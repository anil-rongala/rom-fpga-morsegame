==> flow/design.v <==
module Countto10(clk, rst, HundredmsTimeOut, OneSecTimeOut); 
   input clk, rst, HundredmsTimeOut; 
   output OneSecTimeOut; 
   reg OneSecTimeOut; 
   reg [3:0] count;
   always @ (posedge clk)
      begin
         if (rst == 1'b0) begin
            count <= 4'd0;
            OneSecTimeOut <= 1'b0;   
         end
         else begin
            if (HundredmsTimeOut == 1'b1) begin
                  count <= count + 1;
                  OneSecTimeOut <= 1'b0;
            end
            if (count == 4'b1010) begin   
               count <= 4'b0000;
               OneSecTimeOut <= 1'b1; 
            end       
            else begin
               OneSecTimeOut <= 1'b0; 
            end
         end
      end
endmodule 
module Countto100(clk, rst, enable, OnemsTimeOut, HundredmsTimeOut); 
   input clk, rst, enable, OnemsTimeOut; 
   output HundredmsTimeOut; 
   reg HundredmsTimeOut; 
   reg [6:0] count; 
   always @ (posedge clk)
      begin
         if (rst == 1'b0 || enable == 1'b0) begin
            count <= 7'd0; 
            HundredmsTimeOut <= 1'b0;
         end
         else begin
            if (OnemsTimeOut == 1'b1) begin 
                  count <= count + 1; 
                  HundredmsTimeOut <= 1'b0;
            end
            if (count == 7'd100) begin     
                  count <= 7'd0;
                  HundredmsTimeOut <= 1'b1; 
            end
            else begin
               HundredmsTimeOut <= 1'b0; 
            end
         end
      end
endmodule 
module Countto5(clk, rst, HundredmsTimeOut, FiveSecTimeOut); 
   input clk, rst, HundredmsTimeOut; 
   output FiveSecTimeOut; 
   reg FiveSecTimeOut; 
   reg [3:0] count;
   always @ (posedge clk)
      begin
         if (rst == 1'b0) begin
            count <= 4'd0;
            FiveSecTimeOut <= 1'b0;  
         end
         else begin
            if (HundredmsTimeOut == 1'b1) begin
                  count <= count + 1;
                  FiveSecTimeOut <= 1'b0;
            end
            if (count == 4'b0101) begin  
               count <= 4'b0000;
               FiveSecTimeOut <= 1'b1; 
            end       
            else begin
               FiveSecTimeOut <= 1'b0; 
            end
         end
      end
endmodule 
module FiveSecTimer(clk, rst, enable, FiveSecTimeOut);
   input clk, rst, enable;
   output FiveSecTimeOut; 
   wire HundredmsTimeOut;
   wire OnemsTimeOut; 
   wire OneSec;
   wire FiveSec; 
   OnemsTimer_lfsr OnemsTimer1(clk, rst, enable, OnemsTimeOut); 
   Countto100 Countto100one(clk, rst, enable, OnemsTimeOut, HundredmsTimeOut);
   Countto10 Countto10one(clk, rst, HundredmsTimeOut, OneSec); 
   Countto5 Countto5one(clk, rst, OneSec, FiveSec); 
   assign FiveSecTimeOut = FiveSec; 
endmodule
module LFSR_number_generator(clk, rst, q); 
   input clk, rst; 
   output [3:0] q; 
   reg [3:0] q; 
   reg [15:0] LFSR = 16'b1111111111111111;
   wire feedback = LFSR[15];
   always @(posedge clk)
   begin
      if (rst == 1'b0) begin
         LFSR <= 16'b1111111111111111; 
         q <= 4'b0000; 
      end
      else begin 
         LFSR[0] <= feedback;
         LFSR[1] <= LFSR[0];
         LFSR[2] <= LFSR[1] ^ feedback;
         LFSR[3] <= LFSR[2] ^ feedback;
         LFSR[4] <= LFSR[3];
         LFSR[5] <= LFSR[4] ^ feedback;
         LFSR[6] <= LFSR[5];
         LFSR[7] <= LFSR[6];
         LFSR[8] <= LFSR[7];
         LFSR[9] <= LFSR[8];
         LFSR[10] <= LFSR[9];
         LFSR[11] <= LFSR[10];
         LFSR[12] <= LFSR[11];
         LFSR[13] <= LFSR[12];
         LFSR[14] <= LFSR[13];
         LFSR[15] <= LFSR[14];
         q = {LFSR[6], LFSR[8], LFSR[11], LFSR[14]};
      end  
   end
endmodule
module OnemsTimer_lfsr(clk, rst, enable, OnemsTimeOut);
   input clk, rst, enable;
   output OnemsTimeOut;
   reg OnemsTimeOut;
   reg [15:0] LFSR;
   wire feedback = LFSR[15];
   always @ (posedge clk)
      begin 
         if (rst == 1'b0 || enable == 1'b0) begin
            LFSR <= 16'd65535; 
         end
         else begin
            if (LFSR == 16'd56172) begin
               LFSR <= 16'd65535; 
               OnemsTimeOut <= 1'b1; 
            end
            else begin
               LFSR[0] <= feedback;
               LFSR[1] <= LFSR[0];
               LFSR[2] <= LFSR[1] ^ feedback;
               LFSR[3] <= LFSR[2] ^ feedback;
               LFSR[4] <= LFSR[3];
               LFSR[5] <= LFSR[4] ^ feedback;
               LFSR[6] <= LFSR[5];
               LFSR[7] <= LFSR[6];
               LFSR[8] <= LFSR[7];
               LFSR[9] <= LFSR[8];
               LFSR[10] <= LFSR[9];
               LFSR[11] <= LFSR[10];
               LFSR[12] <= LFSR[11];
               LFSR[13] <= LFSR[12];
               LFSR[14] <= LFSR[13];
               LFSR[15] <= LFSR[14];
               OnemsTimeOut <= 1'b0; 
            end
         end
      end
endmodule 
module gamecontrol2(clk, rst, morse_number, LoggedIn, game_start, load, user_input, reconfig, enable, timeout, number, score_ones, score_tens, correct, logout, logout_from_gamecontrol, enable5_1, enable5_2, FiveSecTimeout_1, FiveSecTimeout_2);
   input clk, rst; 
   input [3:0] morse_number;  
   input LoggedIn, game_start, load;
   input [3:0] user_input;  
   output reconfig, enable; 
   input timeout; 
   output [3:0] number; 
   output [3:0] score_ones; 
   output [3:0] score_tens;  
   output correct; 
   input logout; 
   output logout_from_gamecontrol; 
   output enable5_1, enable5_2; 
   input FiveSecTimeout_1, FiveSecTimeout_2;
   reg reconfig, enable; 
   reg [3:0] number; 
   reg [3:0] score_ones; 
   reg [3:0] score_tens; 
   reg correct; 
   reg logout_from_gamecontrol; 
   reg enable5_1, enable5_2;
   parameter INITIAL = 0, RECONFIG = 1, WAIT1 = 2, START1 = 3, BUFFER1 = 4, START2 = 5, BUFFER2 = 6, WAIT2 = 7, COMPARE1 = 8, WAIT3 = 9, COMPARE2 = 10, DECISION = 11, GAMEOVER = 12;
   reg [3:0] state;
   reg [3:0] count_ones;
   reg [3:0] count_tens; 
   reg [3:0] user_entry; 
   reg [3:0] temp1; 
   reg [3:0] temp2; 
   reg flag; 
   always @ (posedge clk) begin
      if (rst == 1'b0) begin
         reconfig <= 1'b0;
         enable <= 1'b0;
         number <= 4'b0000;
         score_ones <= 4'b0000;
         score_tens <= 4'b0000; 
         correct <= 1'b0;  
         logout_from_gamecontrol <= 1'b0; 
         enable5_1 <= 1'b0;
         enable5_2 <= 1'b0; 
         count_ones <= 4'b0000;
         count_tens <= 4'b0000;
         user_entry <= 4'b0000; 
         temp1 <= 4'b0000; 
         temp2 <= 4'b0000; 
         state <= INITIAL;  
         flag <= 1'b1;   
      end
      else begin
         case (state)
            INITIAL: begin
               reconfig <= 1'b0;
               enable <= 1'b0;
               number <= 4'b0000;
               score_ones <= 4'b0000;
               score_tens <= 4'b0000; 
               correct <= 1'b0;  
               logout_from_gamecontrol <= 1'b0; 
               enable5_1 <= 1'b0;
               enable5_2 <= 1'b0; 
               count_ones <= 4'b0000;
               count_tens <= 4'b0000;
               user_entry <= 4'b0000; 
               temp1 <= 4'b0000; 
               temp2 <= 4'b0000;  
               flag <= 1'b1;
				   if (LoggedIn == 1'b1) begin
				      state <= RECONFIG;
			      end	
            end
            RECONFIG: begin
               reconfig <= 1'b1; 
               state <= WAIT1;
            end
            WAIT1: begin
               reconfig <= 1'b0;
               if (game_start == 1'b1) begin
                  state <= START1; 
               end
               else begin 
                  state <= WAIT1; 
               end 
            end
            START1: begin
               flag <= 1'b1; 
               enable <= 1'b1; 
               enable5_1 <= 1'b1; 
               number <= morse_number; 
               temp1 <= morse_number; 
					state <= BUFFER1; 
               if (timeout == 1'b1) begin
                  state <= GAMEOVER;
               end
            end
            BUFFER1: begin
				   if (timeout == 1'b1) begin
                  state <= GAMEOVER;
               end
               if (FiveSecTimeout_1 == 1'b1) begin
					   enable5_1 <= 1'b0; 
                  state <= START2; 
               end 
               else begin
                  state <= BUFFER1; 
               end
				end
            START2: begin 
               enable5_2 <= 1'b1; 
               number <= morse_number; 
               temp2 <= morse_number; 
					state <= BUFFER2; 
               if (timeout == 1'b1) begin
                  state <= GAMEOVER;
               end
            end
            BUFFER2: begin
				   if (timeout == 1'b1) begin
                  state <= GAMEOVER;
               end
               if (FiveSecTimeout_2 == 1'b1) begin
					   enable5_2 <= 1'b0;
                  state <= WAIT2; 
               end 
               else begin
                  state <= BUFFER2; 
               end
            end
            WAIT2: begin  
				   number <= 4'b1111; 
               if (timeout == 1'b1) begin
                  state <= GAMEOVER;
               end
               if (load == 1'b1) begin
                  user_entry <= user_input; 
                  state <= COMPARE1; 
               end
            end
            COMPARE1: begin
               if (timeout == 1'b1) begin
                  state <= GAMEOVER;
               end 
               if (user_entry == temp1) begin
                  state <= WAIT3; 
               end
               else begin
                  flag <= 1'b0; 
                  state <= WAIT3; 
               end
            end
            WAIT3: begin
               if (timeout == 1'b1) begin
                  state <= GAMEOVER;
               end
               if (load == 1'b1) begin
                  user_entry <= user_input; 
                  state <= COMPARE2;  
               end
            end
            COMPARE2: begin
               if (timeout == 1'b1) begin
                  state <= GAMEOVER;
               end 
               if (user_entry == temp2) begin
                  state <= DECISION; 
               end
               else begin
                  flag <= 1'b0; 
                  state <= DECISION; 
               end
            end
            DECISION: begin
               if (timeout == 1'b1) begin
                  state <= GAMEOVER;
               end
               if (flag == 1'b1) begin
                  count_ones <= count_ones + 1; 
                  correct <= 1'b1; 
                  if (count_ones == 4'b1010) begin
                      count_tens <= count_tens + 1;
                      count_ones <= 4'b0000; 
                  end
                  state <= START1;
               end
               else begin
                  correct <= 1'b0; 
                  state <= START1; 
               end   
            end
            GAMEOVER: begin
               enable <= 1'b0; 
               number <= 4'b0000;
               temp1 <= 4'b0000;
               temp2 <= 4'b0000;  
               score_ones <= count_ones;
               score_tens <= score_tens; 
               if (game_start == 1'b1) begin
                  state <= RECONFIG; 
               end
					if (logout == 1'b1) begin
					   logout_from_gamecontrol <= 1'b1; 
						state <= INITIAL; 
					end
            end
            default: begin
               reconfig <= 1'b0;
               enable <= 1'b0;
               number <= 4'b0000;
               score_ones <= 4'b0000;
               score_tens <= 4'b0000; 
               correct <= 1'b0;  
               logout_from_gamecontrol <= 1'b0; 
               enable5_1 <= 1'b0;
               enable5_2 <= 1'b0; 
               count_ones <= 4'b0000;
               count_tens <= 4'b0000;
               user_entry <= 4'b0000; 
               temp1 <= 4'b0000; 
               temp2 <= 4'b0000; 
               state <= INITIAL;  
               flag <= 1'b1; 
            end
         endcase
      end
   end
endmodule 
module gamecontrol_medium(clk, rst, LoggedIn_medium, game_start, load, user_input, reconfig, enable, timeout, number, score_ones, score_tens, correct, logout, logout_from_gamecontrol);
   input clk, rst, LoggedIn_medium, game_start, load;
   input [3:0] user_input;  
   output reconfig, enable; 
   input timeout;  
   output [3:0] number; 
   output [3:0] score_ones; 
   output [3:0] score_tens; 
   output correct; 
   input logout; 
   output logout_from_gamecontrol; 
   wire [3:0] morse_number;
   wire enable5_1, FiveSecTimeout_1, enable5_2, FiveSecTimeout_2; 
   morse_number morse_number_easy(clk, rst, morse_number);
   FiveSecTimer FiveSecTimer1(clk, rst, enable5_1, FiveSecTimeout_1); 
   FiveSecTimer FiveSecTimer2(clk, rst, enable5_2, FiveSecTimeout_2); 
   gamecontrol2 gamecontrol_med(clk, rst, morse_number, LoggedIn_medium, game_start, load, user_input, reconfig, enable, timeout, number, score_ones, score_tens, correct, logout, logout_from_gamecontrol, enable5_1, enable5_2, FiveSecTimeout_1, FiveSecTimeout_2);
endmodule  
module morse_number(clk, rst, morse_number);  
   input clk, rst;
   output [3:0] morse_number;
   wire [3:0] q;   
   LFSR_number_generator LFSR_number_generator1(clk, rst, q); 
   morse_number_decoder morse_number_decoder1(q, morse_number); 
endmodule 
module morse_number_decoder(q, morse_number);
   input [3:0] q;
   output [3:0] morse_number; 
   reg [3:0] morse_number;  
   always @ (q) begin
      case (q)
         4'b0000: begin morse_number = 4'b0000; end 
         4'b0001: begin morse_number = 4'b0001; end
         4'b0010: begin morse_number = 4'b0010; end 
         4'b0011: begin morse_number = 4'b0011; end
         4'b0100: begin morse_number = 4'b0100; end 
         4'b0101: begin morse_number = 4'b0101; end
         4'b0110: begin morse_number = 4'b0110; end 
         4'b0111: begin morse_number = 4'b0111; end
         4'b1000: begin morse_number = 4'b1000; end 
         4'b1001: begin morse_number = 4'b1001; end
         4'b1010: begin morse_number = 4'b0000; end 
         4'b1011: begin morse_number = 4'b0001; end
         4'b1100: begin morse_number = 4'b0010; end 
         4'b1101: begin morse_number = 4'b0011; end
         4'b1110: begin morse_number = 4'b0100; end 
         4'b1111: begin morse_number = 4'b0101; end
         default: begin morse_number = 4'b0000; end
      endcase
   end
endmodule
Step by step through the tools: gamecontrol_medium
What the tools print for gamecontrol_medium, step after step.
Lines are those of the file above, counted from 1.
Operators carry their Yosys type and port widths (W data, S select, Z words).
Library cell names are shortened.
A cell with -- has no value.
Inputs
  top module: gamecontrol_medium
  clock input: clk
  cell library: sky130hd
  library corner: tt_025C_1v80

Word-level counts
Source: Yosys, flattened and elaborated, memories not mapped. Widths are those after wreduce. Print and check cells do not count. Equal cells are merged and count once.
Yosys's memory passes give these memory sizes; they may raise the number of words (mostly to a power of two), join words into wider ones and drop unused or constant bits.
Bit counts
  bits in registers: 121
  bits in read-only memories: 64
  clocked read ports x word width: 4
  memory cells: 1
  bits of input ports: 11
  output and inout bits: 16
  word-level cells: 192
Cells by class
  add/subtract/negate cells: 7
  eq/ne operators: 32
  muxes and demuxes: 43
  bitwise gates (word level): 18
  reduce/logical cells: 30
Memory list
  (name not given): depth 16, bits a word 4, rd ports 1, write ports 0, line 419  | case (q)
Operators by type and width (count)
  $reduce_or A10 Y1: 6
  $pmux W4 S13: 1
  $mux W4: 12
  $pmux W4 S2: 5
  $eq A16 B16 Y1 const B: 2
  $eq A4 B4 Y1 const B: 8
  $eq A4 B3 Y1 const B: 6
  $reduce_or A11 Y1: 2
  $reduce_or A2 Y1: 10
  $add A4 B1 Y4 const B: 5
  $mux W1: 17
  $add A7 B1 Y7 const B: 2
  $eq A7 B7 Y1 const B: 2
  $ne A2 B2 Y1 const B: 6
  $reduce_and A2 Y1: 6
  $pmux W4 S3: 1
  $xor A1 B1 Y1: 9
  $not A1 Y1: 9
  $reduce_or A9 Y1: 1
  $pmux W1 S3: 3
  $eq A4 B2 Y1 const B: 2
  $eq A4 B4 Y1: 2
  $reduce_or A8 Y1: 1
  $pmux W1 S2: 4
  $ne A2 B1 Y1 const B: 2
  $eq A4 B1 Y1 const B: 1
  $logic_not A4 Y1: 1
  $ne A3 B3 Y1 const B: 1
Not listed: further kinds 2, cells in them 3.

Longest topological paths
Yosys ltp: most cells in a row. Word level: on the elaborated netlist, between registers, memories and ports. Mapped: between sequential cells and ports; inverters and the memories' decode and read muxes count.
Logic depth
  depth in word-level cells: 4
  ABC_AREA: 0
  mapped depth: 6
  mapped depth without buffers: 6

Mapped cells and area
The flow's flattened synthesis, as Yosys stat reports it; memories are mapped. The netlist is that of the ABC_AREA named above (0 if unset); the other value can give another one.
Synthesis totals
  mapped cells: 531
  chip area (Yosys): 5103.6 sq um
  area of sequential cells: 2702.6 sq um
  mapped flip-flops: 134
  buffer cells: 21
Cell types
  dfxtp_1: count 132, total area 2.64E+03 sq um
  nor2_1: count 56, total area 210.202 sq um
  nand2_1: count 50, total area 187.68 sq um
  xnor2_1: count 21, total area 183.926 sq um
  or3_1: count 29, total area 181.424 sq um
  ha_1: count 14, total area 175.168 sq um
  xor2_1: count 20, total area 175.168 sq um
  nand3_1: count 29, total area 145.139 sq um
  a21oi_1: count 26, total area 130.125 sq um
  nand2b_1: count 16, total area 100.096 sq um
  mux2i_1: count 9, total area 90.086 sq um
  nand4_1: count 14, total area 87.584 sq um
  inv_1: count 18, total area 67.565 sq um
  o21ai_0: count 13, total area 65.062 sq um
  edfxtp_1: count 2, total area 60.058 sq um
  clkbuf_1: count 14, total area 52.55 sq um
  nor3_1: count 10, total area 50.048 sq um
  nor4_4: count 2, total area 42.541 sq um
Not listed: further types 27, cells in them 56.
By module: a second synthesis without flattening, with its own total; a netlist apart from the flattened one above.
Unflattened totals
  cell total of the unflattened synthesis: 542
  area (unflattened synthesis): 5232.5 sq um
Each row is one instance without its submodules.
By module
  gamecontrol2: instances 1, cells 238, area 1985.7 sq um, sequential area 880.8 sq um
  OnemsTimer_lfsr: instances 2, cells 44, area 544.3 sq um, sequential area 350.3 sq um
  Countto100: instances 2, cells 38, area 344.1 sq um, sequential area 160.2 sq um
  LFSR_number_generator: instances 1, cells 45, area 554.3 sq um, sequential area 400.4 sq um
  Countto10: instances 2, cells 22, area 220.2 sq um, sequential area 100.1 sq um
  Countto5: instances 2, cells 22, area 211.5 sq um, sequential area 100.1 sq um
  morse_number_decoder: instances 1, cells 7, area 52.6 sq um, sequential area 0.0 sq um
  FiveSecTimer: instances 2, cells 0, area 0.0 sq um, sequential area 0.0 sq um
  gamecontrol_medium: instances 1, cells 0, area 0.0 sq um, sequential area 0.0 sq um
  morse_number: instances 1, cells 0, area 0.0 sq um, sequential area 0.0 sq um

Path before layout
OpenSTA on the mapped netlist: ideal clock, no wires. The path of least setup slack (recovery checks aside). Input and output delay are each 20% of the period. Register names are those of the netlist, which keeps one name where synthesis merged equal registers.
Timing path after synthesis
  path type: input to register
  from: input rst
  to: register FiveSecTimer1.Countto5one.count[1]
  clock period: 3.31 ns
  input delay: 0.662 ns
  library setup time: 0.086 ns
  launch time at the first pin: 0.662 ns
  data arrival time: 1.551 ns
  required time: 3.224 ns
  path slack: 1.673 ns
  delay of the path: 0.975 ns
  stages on the path: 4
  buffers on the path: 2
  synthesis period reached: 1.637 ns
"delay of the path" = arrival - input delay + setup time.
"stages on the path" counts driving pins, that of a launching flip-flop among them; a cell with two outputs on the path counts twice.
"synthesis period reached" = period - worst setup slack (recovery checks aside). The figure is calculated, with input and output delays left at 20% of the set period.
The rows between start and end are the longest chain of elaborated cells between them; the timing report does not say that the signal goes this way. Where chains are equally long, one stands for them.
A line is the first line of the expression or statement that the cell stems from. Yosys adds cells for indexed reads and writes and turns some case tables into memories.
A register here has more assigning lines than the two given.
Between the ends, after synthesis
  cells stage by stage: clkbuf_1 > clkbuf_1 > o21ai_0 > a211oi_1
  cells in the longest elaborated chain: 2
  elaborated cells on any way between the ends: 2
  classes of those cells: logic: 1; reduce/logical: 1
Ends and longest elaborated chain, after synthesis
  start: declaration: line 390  | input clk, rst, LoggedIn_medium, game_start, load;
  $not A1 Y1
  $reduce_or A2 Y1
  end: assignment: line 61  | count <= 4'd0;
  end: assignment: line 66  | count <= count + 1;
  end: declaration: line 57  | reg [3:0] count;

Subject: flow runs of gamecontrol_medium

Hi,

Record of 2 stored runs of the RTL-to-layout flow on gamecontrol_medium, platform sky130hd. The runs are unordered. Constraints: input delay and output delay 20% of the set period each, output load 0.01 pF.

Flow files of record 1
==> flow/run.sh <==
#!/bin/bash
# the make line also repeats the synthesis and layout settings of config.mk as NAME=value (left out here)
make -C /OpenROAD-flow-scripts/flow DESIGN_CONFIG=/design/flow/config.mk WORK_HOME=/design/flow/orfs CLKGATE_MAP_FILE= finish
==> flow/config.mk <==
export PLATFORM = sky130hd
export DESIGN_NAME = gamecontrol_medium
export DESIGN_NICKNAME = gamecontrol_medium
export VERILOG_FILES = /design/flow/design.v
export SDC_FILE = /design/flow/constraint.sdc
export NUM_CORES = 4
export LEC_CHECK = 0
export CAP_MARGIN = 0
export CELL_PAD_IN_SITES_GLOBAL_PLACEMENT = 3
export CORE_ASPECT_RATIO = 1.45
export CORE_MARGIN = 2
export CORE_UTILIZATION = 58
export HOLD_SLACK_MARGIN = -0.04
export MAX_ROUTING_LAYER = met4
export SETUP_SLACK_MARGIN = 0.12
export SLEW_MARGIN = 20
==> flow/constraint.sdc <==
create_clock -name core_clock -period 1.0 [get_ports {clk}]
set_input_delay 0.2000 -clock core_clock [delete_from_list [all_inputs] [get_ports {clk}]]
set_output_delay 0.2000 -clock core_clock [all_outputs]
set_load 0.01 [all_outputs]

report of record 1: did not finish, place, GPL-0301

Flow files of record 2
==> flow/run.sh <==
#!/bin/bash
# the make line also repeats the synthesis and layout settings of config.mk as NAME=value (left out here)
make -C /OpenROAD-flow-scripts/flow DESIGN_CONFIG=/design/flow/config.mk WORK_HOME=/design/flow/orfs CLKGATE_MAP_FILE= finish
==> flow/config.mk <==
export PLATFORM = sky130hd
export DESIGN_NAME = gamecontrol_medium
export DESIGN_NICKNAME = gamecontrol_medium
export VERILOG_FILES = /design/flow/design.v
export SDC_FILE = /design/flow/constraint.sdc
export NUM_CORES = 4
export LEC_CHECK = 0
export ABC_AREA = 1
export CAP_MARGIN = 15
export CELL_PAD_IN_SITES_GLOBAL_PLACEMENT = 0
export CORE_MARGIN = 2
export CORE_UTILIZATION = 69
export CTS_CLUSTER_DIAMETER = 138
export GPL_TIMING_DRIVEN = 1
export MIN_ROUTING_LAYER = met2
export PLACE_DENSITY_LB_ADDON = 0.26
export SETUP_SLACK_MARGIN = 0.32
export SLEW_MARGIN = 20
export TNS_END_PERCENT = 10
==> flow/constraint.sdc <==
create_clock -name core_clock -period 1.11 [get_ports {clk}]
set_input_delay 0.2220 -clock core_clock [delete_from_list [all_inputs] [get_ports {clk}]]
set_output_delay 0.2220 -clock core_clock [all_outputs]
set_load 0.01 [all_outputs]

report of record 2: did not finish, cts, DPL-0033

Regards
