==> flow/design.v <==
module Countto10(clk, rst, HundredmsTimeOut, OneSecTimeOut); 
   input clk, rst, HundredmsTimeOut; 
   output OneSecTimeOut; 
   reg OneSecTimeOut; 
   reg [3:0] count;
   always @ (posedge clk)
      begin
         if (rst == 1'b0) begin
            count <= 4'd0;
            OneSecTimeOut <= 1'b0;   
         end
         else begin
            if (HundredmsTimeOut == 1'b1) begin
                  count <= count + 1;
                  OneSecTimeOut <= 1'b0;
            end
            if (count == 4'b1010) begin   
               count <= 4'b0000;
               OneSecTimeOut <= 1'b1; 
            end       
            else begin
               OneSecTimeOut <= 1'b0; 
            end
         end
      end
endmodule 
module Countto100(clk, rst, enable, OnemsTimeOut, HundredmsTimeOut); 
   input clk, rst, enable, OnemsTimeOut; 
   output HundredmsTimeOut; 
   reg HundredmsTimeOut; 
   reg [6:0] count; 
   always @ (posedge clk)
      begin
         if (rst == 1'b0 || enable == 1'b0) begin
            count <= 7'd0; 
            HundredmsTimeOut <= 1'b0;
         end
         else begin
            if (OnemsTimeOut == 1'b1) begin 
                  count <= count + 1; 
                  HundredmsTimeOut <= 1'b0;
            end
            if (count == 7'd100) begin     
                  count <= 7'd0;
                  HundredmsTimeOut <= 1'b1; 
            end
            else begin
               HundredmsTimeOut <= 1'b0; 
            end
         end
      end
endmodule 
module DigitTimer(clk, rst, reconfig, number, BorrowUp, BorrowDn, NoBorrowUp, NoBorrowDn);
   input clk, rst, reconfig, BorrowDn, NoBorrowUp;
   output BorrowUp, NoBorrowDn; 
   reg BorrowUp, NoBorrowDn; 
   output [3:0] number; 
   reg [3:0] number; 
   always @ (posedge clk) begin
      if (rst == 1'b0) begin
         number <= 4'b0000; 
         BorrowUp <= 1'b0; 
         NoBorrowDn <= 1'b0; 
      end
      else begin
         BorrowUp <= 1'b0; 
         if (reconfig == 1'b1) begin
            number <= 4'b1010; 
            BorrowUp <= 1'b0; 
            NoBorrowDn <= 1'b0; 
         end
         else begin
            BorrowUp <= 1'b0; 
            if (BorrowDn == 1'b1) begin
               if (number == 4'b0000) begin
                  if (NoBorrowUp == 1'b0) begin
                     number <= 4'b1001;
                     BorrowUp <= 1'b1;    
                  end
                  else begin
                     NoBorrowDn <= 1'b1;
                  end
               end
               else if (number == 4'b0001) begin
                  if (NoBorrowUp == 1'b1) begin
                     NoBorrowDn <= 1'b1; 
                  end
                  number <= number - 1;
               end
               else begin
                  number <= number - 1;
               end
            end
         end
      end
  end
endmodule
module OnemsTimer_lfsr(clk, rst, enable, OnemsTimeOut);
   input clk, rst, enable;
   output OnemsTimeOut;
   reg OnemsTimeOut;
   reg [15:0] LFSR;
   wire feedback = LFSR[15];
   always @ (posedge clk)
      begin 
         if (rst == 1'b0 || enable == 1'b0) begin
            LFSR <= 16'd65535; 
         end
         else begin
            if (LFSR == 16'd56172) begin
               LFSR <= 16'd65535; 
               OnemsTimeOut <= 1'b1; 
            end
            else begin
               LFSR[0] <= feedback;
               LFSR[1] <= LFSR[0];
               LFSR[2] <= LFSR[1] ^ feedback;
               LFSR[3] <= LFSR[2] ^ feedback;
               LFSR[4] <= LFSR[3];
               LFSR[5] <= LFSR[4] ^ feedback;
               LFSR[6] <= LFSR[5];
               LFSR[7] <= LFSR[6];
               LFSR[8] <= LFSR[7];
               LFSR[9] <= LFSR[8];
               LFSR[10] <= LFSR[9];
               LFSR[11] <= LFSR[10];
               LFSR[12] <= LFSR[11];
               LFSR[13] <= LFSR[12];
               LFSR[14] <= LFSR[13];
               LFSR[15] <= LFSR[14];
               OnemsTimeOut <= 1'b0; 
            end
         end
      end
endmodule 
module TenSecTimer(clk, rst, enable, TenSecTimeOut);
   input clk, rst, enable;
   output TenSecTimeOut; 
   wire HundredmsTimeOut; 
   wire OnemsTimeOut; 
   wire OneSec;
   wire TenSec; 
   OnemsTimer_lfsr OnemsTimer1(clk, rst, enable, OnemsTimeOut); 
   Countto100 Countto100one(clk, rst, enable, OnemsTimeOut, HundredmsTimeOut);
   Countto10 Countto10one(clk, rst, HundredmsTimeOut, OneSec); 
   Countto10 Countto10two(clk, rst, OneSec, TenSec); 
   assign TenSecTimeOut = TenSec; 
endmodule
module Timer(clk, rst, reconfig, ones, TenSecTimer, TimeOut); 
   input clk, rst, reconfig; 
   output [3:0] ones; 
   input TenSecTimer; 
   output TimeOut; 
   wire BorrowUpOnes; 
   DigitTimer Ones(clk, rst, reconfig, ones, BorrowUpOnes, TenSecTimer, 1'b1, TimeOut);
endmodule
module Timer100(clk, rst, enable, reconfig, TimeOut, ones);
   input clk, rst, enable, reconfig; 
   output TimeOut; 
   output [3:0] ones; 
   wire TenSecTimer; 
   TenSecTimer TenSecTimer1(clk, rst, enable, TenSecTimer); 
   Timer Timer1(clk, rst, reconfig, ones, TenSecTimer, TimeOut);    
endmodule
Step by step through the tools: Timer100
What the tools print for Timer100, step after step.
Lines are those of the file above, counted from 1.
Operators carry their Yosys type and port widths (W data, S select, Z words).
Cell names lack the library's common part.
The mark n/a stands for no value.

inputs
  top module = Timer100
  clock input = clk
  library = sky130hd
  library corner = tt_025C_1v80

Word-level counts
Yosys after proc, flatten, opt, wreduce and memory -nomap, before mapping. Memory bits, and registers merged into a memory's read port (data or address), are not among the register bits. Print and check cells are not counted. Equal cells are merged and count once.

cells by class
  equal/unequal tests = 6
  add/subtract/negate cells = 4
  bitwise gates (word level) = 6
  muxes and demuxes = 9
  reductions and logical operators = 12

operator list
  kind                    number
  $eq A16 B16 Y1 const B  1
  $mux W4                 3
  $reduce_or A2 Y1        5
  $add A4 B1 Y4 const B   2
  $eq A4 B4 Y1 const B    2
  $add A7 B1 Y7 const B   1
  $eq A7 B7 Y1 const B    1
  $reduce_and A2 Y1       3
  $mux W1                 6
  $reduce_bool A2 Y1      2
  $sub A4 B1 Y4 const B   1
  $eq A4 B1 Y1 const B    1
  $logic_not A4 Y1        1
  $xor A1 B1 Y1           3
  $not A1 Y1              3
  $ne A2 B2 Y1 const B    1
  $logic_or A1 B1 Y1      1

storage and ports
  input port bits = 4
  elaborated cells = 63
  bits in registers = 40
  output and inout bits = 5

Logic depth
Depth = most cells in a row (Yosys ltp): at word level without a register or memory, in the mapped netlist without a sequential cell, where the memories' decode and read muxes count.

logic depth
  depth in word-level cells = 4
  ABC_AREA = 0
  depth in mapped cells = 5
  mapped depth without buffers = 5

Mapped cells and area
Source: synth_stat.txt of the flow (Yosys; design flattened, memories mapped). It holds for the ABC_AREA given above (unset counts as 0); a run with the other value may have another netlist.

synthesis totals
  flip-flop cells = 40
  cells in the netlist = 147
  buffer cells = 1
  cell area after synthesis = 0.0015064 mm2

cells by type
  cell type  number  area in all (um2)
  dfxtp_1    39      780.749
  ha_1       6       75.072
  xor2_1     8       70.067
  nor2_1     17      63.811
  nand2b_1   9       56.304
  or3_1      8       50.048
  nand2_1    12      45.043
  xnor2_1    5       43.792
  a21oi_1    7       35.034
  nand4bb_1  3       33.782
  edfxtp_1   1       30.029
  nand4_1    4       25.024
  nor4_4     1       21.27
  inv_1      5       18.768
  a211oi_1   2       15.014
  nand3b_1   2       15.014
  nand4b_2   1       15.014
  o21ai_0    3       15.014

Other cell types: 11; their cells: 14.
By module: a second synthesis without flattening, with its own total; a netlist apart from the flattened one above.

second synthesis, totals
  cells (unflattened synthesis) = 162
  area total of the unflattened synthesis = 0.0016303 mm2

Rows give one instance, submodules left out.

modules
  module           area (mm2)  sequential area (mm2)  instances  cells
  OnemsTimer_lfsr  0.0005443   0.0003503              1          44
  Countto10        0.0002077   0.0001001              2          21
  Countto100       0.0003441   0.0001602              1          38
  DigitTimer       0.0003228   0.0001201              1          37
  Timer            0.0000038   0                      1          1
  TenSecTimer      0           0                      1          0
  Timer100         0           0                      1          0

Timing after synthesis
OpenSTA on the mapped netlist: ideal clock, no wires. The path of least setup slack (recovery checks aside). Input and output delay are each 20% of the period. Register names are those of the netlist, which keeps one name where synthesis merged equal registers.

path after synthesis
  kind = register to register
  start point = register TenSecTimer1.Countto100one.count[0]
  end point = register TenSecTimer1.Countto100one.count[6]
  launch time at the first pin = 0.000 ns
  setup time = 0.071 ns
  slack = 0.890 ns
  stages = 5
  period = 2.1 ns
  path delay = 1.210 ns
  arrival time = 1.139 ns
  period reached after synthesis = 1.21 ns

"path delay" is the arrival time less input delay plus setup time.
"stages" counts driving pins, that of a launching flip-flop among them; a cell with two outputs on the path counts twice.
"period reached after synthesis" = period - worst setup slack (recovery checks aside). The figure is calculated, with input and output delays left at 20% of the set period.
The rows between start and end are the longest chain of elaborated cells between them; the timing report does not say that the signal goes this way. Where chains are equally long, one stands for them.
Each line given opens the expression or statement behind the cell; cells for indexed reads and writes are added by Yosys, which also makes memories of some case tables.
At most two assigning lines are given for a register; there are more.

between the ends, after synthesis
  cell sequence = dfxtp_1 ha_1 nand4_1 or3_1 a21oi_1
  cells in the longest elaborated chain = 2

ends and longest elaborated chain, after synthesis
  item              line  text
  start, declared   31    reg [6:0] count;
  start, assigned   35    count <= 7'd0;
  start, assigned   40    count <= count + 1;
  $eq A7 B7 Y1      43    if (count == 7'd100) begin
  $reduce_or A2 Y1  n/a
  end, assigned     40
  end, assigned     44    count <= 7'd0;
  end, declared     31

Worst path after layout
Path of least setup slack in the final report of run 1 (OpenROAD, finished layout, wires in). Where an end is a register, its clock arrival counts in the times.

path post-layout
  kind = register to output
  start point = register Timer1.Ones.number[1]
  end point = output port ones[1]
  launch time at the first pin = 0.29 ns
  arrival time = 1.29 ns
  period = 2.27 ns
  stages = 2
  output delay = 0.45 ns
  slack = 0.53 ns

At most two assigning lines are given for a register; there are more.

between the ends, post-layout
  cell sequence = dfxtp_1 clkdlybuf4s50_1
  cells in the longest elaborated chain = 0

ends and longest elaborated chain, post-layout
  item             line  text
  start, declared  57    output [3:0] number;
  start, assigned  88    number <= number - 1;
  start, assigned  91    number <= number - 1;
  end, declared    160   output [3:0] ones;

FLOW RESULTS
============

Record of 2 stored runs of the RTL-to-layout flow on Timer100, platform sky130hd. The runs are unordered. Constraints: input delay and output delay 20% of the set period each, output load 0.01 pF.
By "clock period achieved" is meant the clock period of the run minus its worst setup slack. This is arithmetic on one report: input and output delays are still those of the set period (20% each).
"time of the worst setup path" means the part of the period allowed to the worst setup path (the constraints hold back 20% at inputs and 20% at outputs) less its slack; where the path has registers, the arrival times of their clocks count too.
By "total power of the final layout" is meant OpenSTA's value without simulated activity: inputs other than the clock are taken to toggle once in ten clock periods, and the tool carries that through the logic.
Settings: -- = not set for that run.

setting or result                          run 1               run 2
period_ns                                  2.27                2.34
CORE_UTILIZATION                           31                  46
PLACE_DENSITY                              0.87                --
CORE_ASPECT_RATIO                          1.68                --
CORE_MARGIN                                2                   10
CAP_MARGIN                                 20                  20
SLEW_MARGIN                                20                  20
SETUP_SLACK_MARGIN                         --                  -0.04
PLACE_DENSITY_LB_ADDON                     --                  0.02
CELL_PAD_IN_SITES_DETAIL_PLACEMENT         --                  0
TNS_END_PERCENT                            --                  75
GPL_TIMING_DRIVEN                          --                  1
GPL_ROUTABILITY_DRIVEN                     --                  0
CTS_CLUSTER_SIZE                           --                  38
clock period achieved (ns)                 1.744               1.855
time of the worst setup path (ns)          1.29                1.39
worst setup path type                      register to output  register to output
setup slack of the worst path (ns)         0.526               0.485
standard-cell area after layout (mm2)      0.0017667           0.0017267
chip area in the Yosys report (mm2)        0.0015064           0.0015064
setup TNS (ns)                             0.000               0.000
total power of the final layout (µW)       1328                1203
overall die area (mm2)                     0.0054518           0.0059637
worst hold slack in the final report (ns)  0.443               0.452
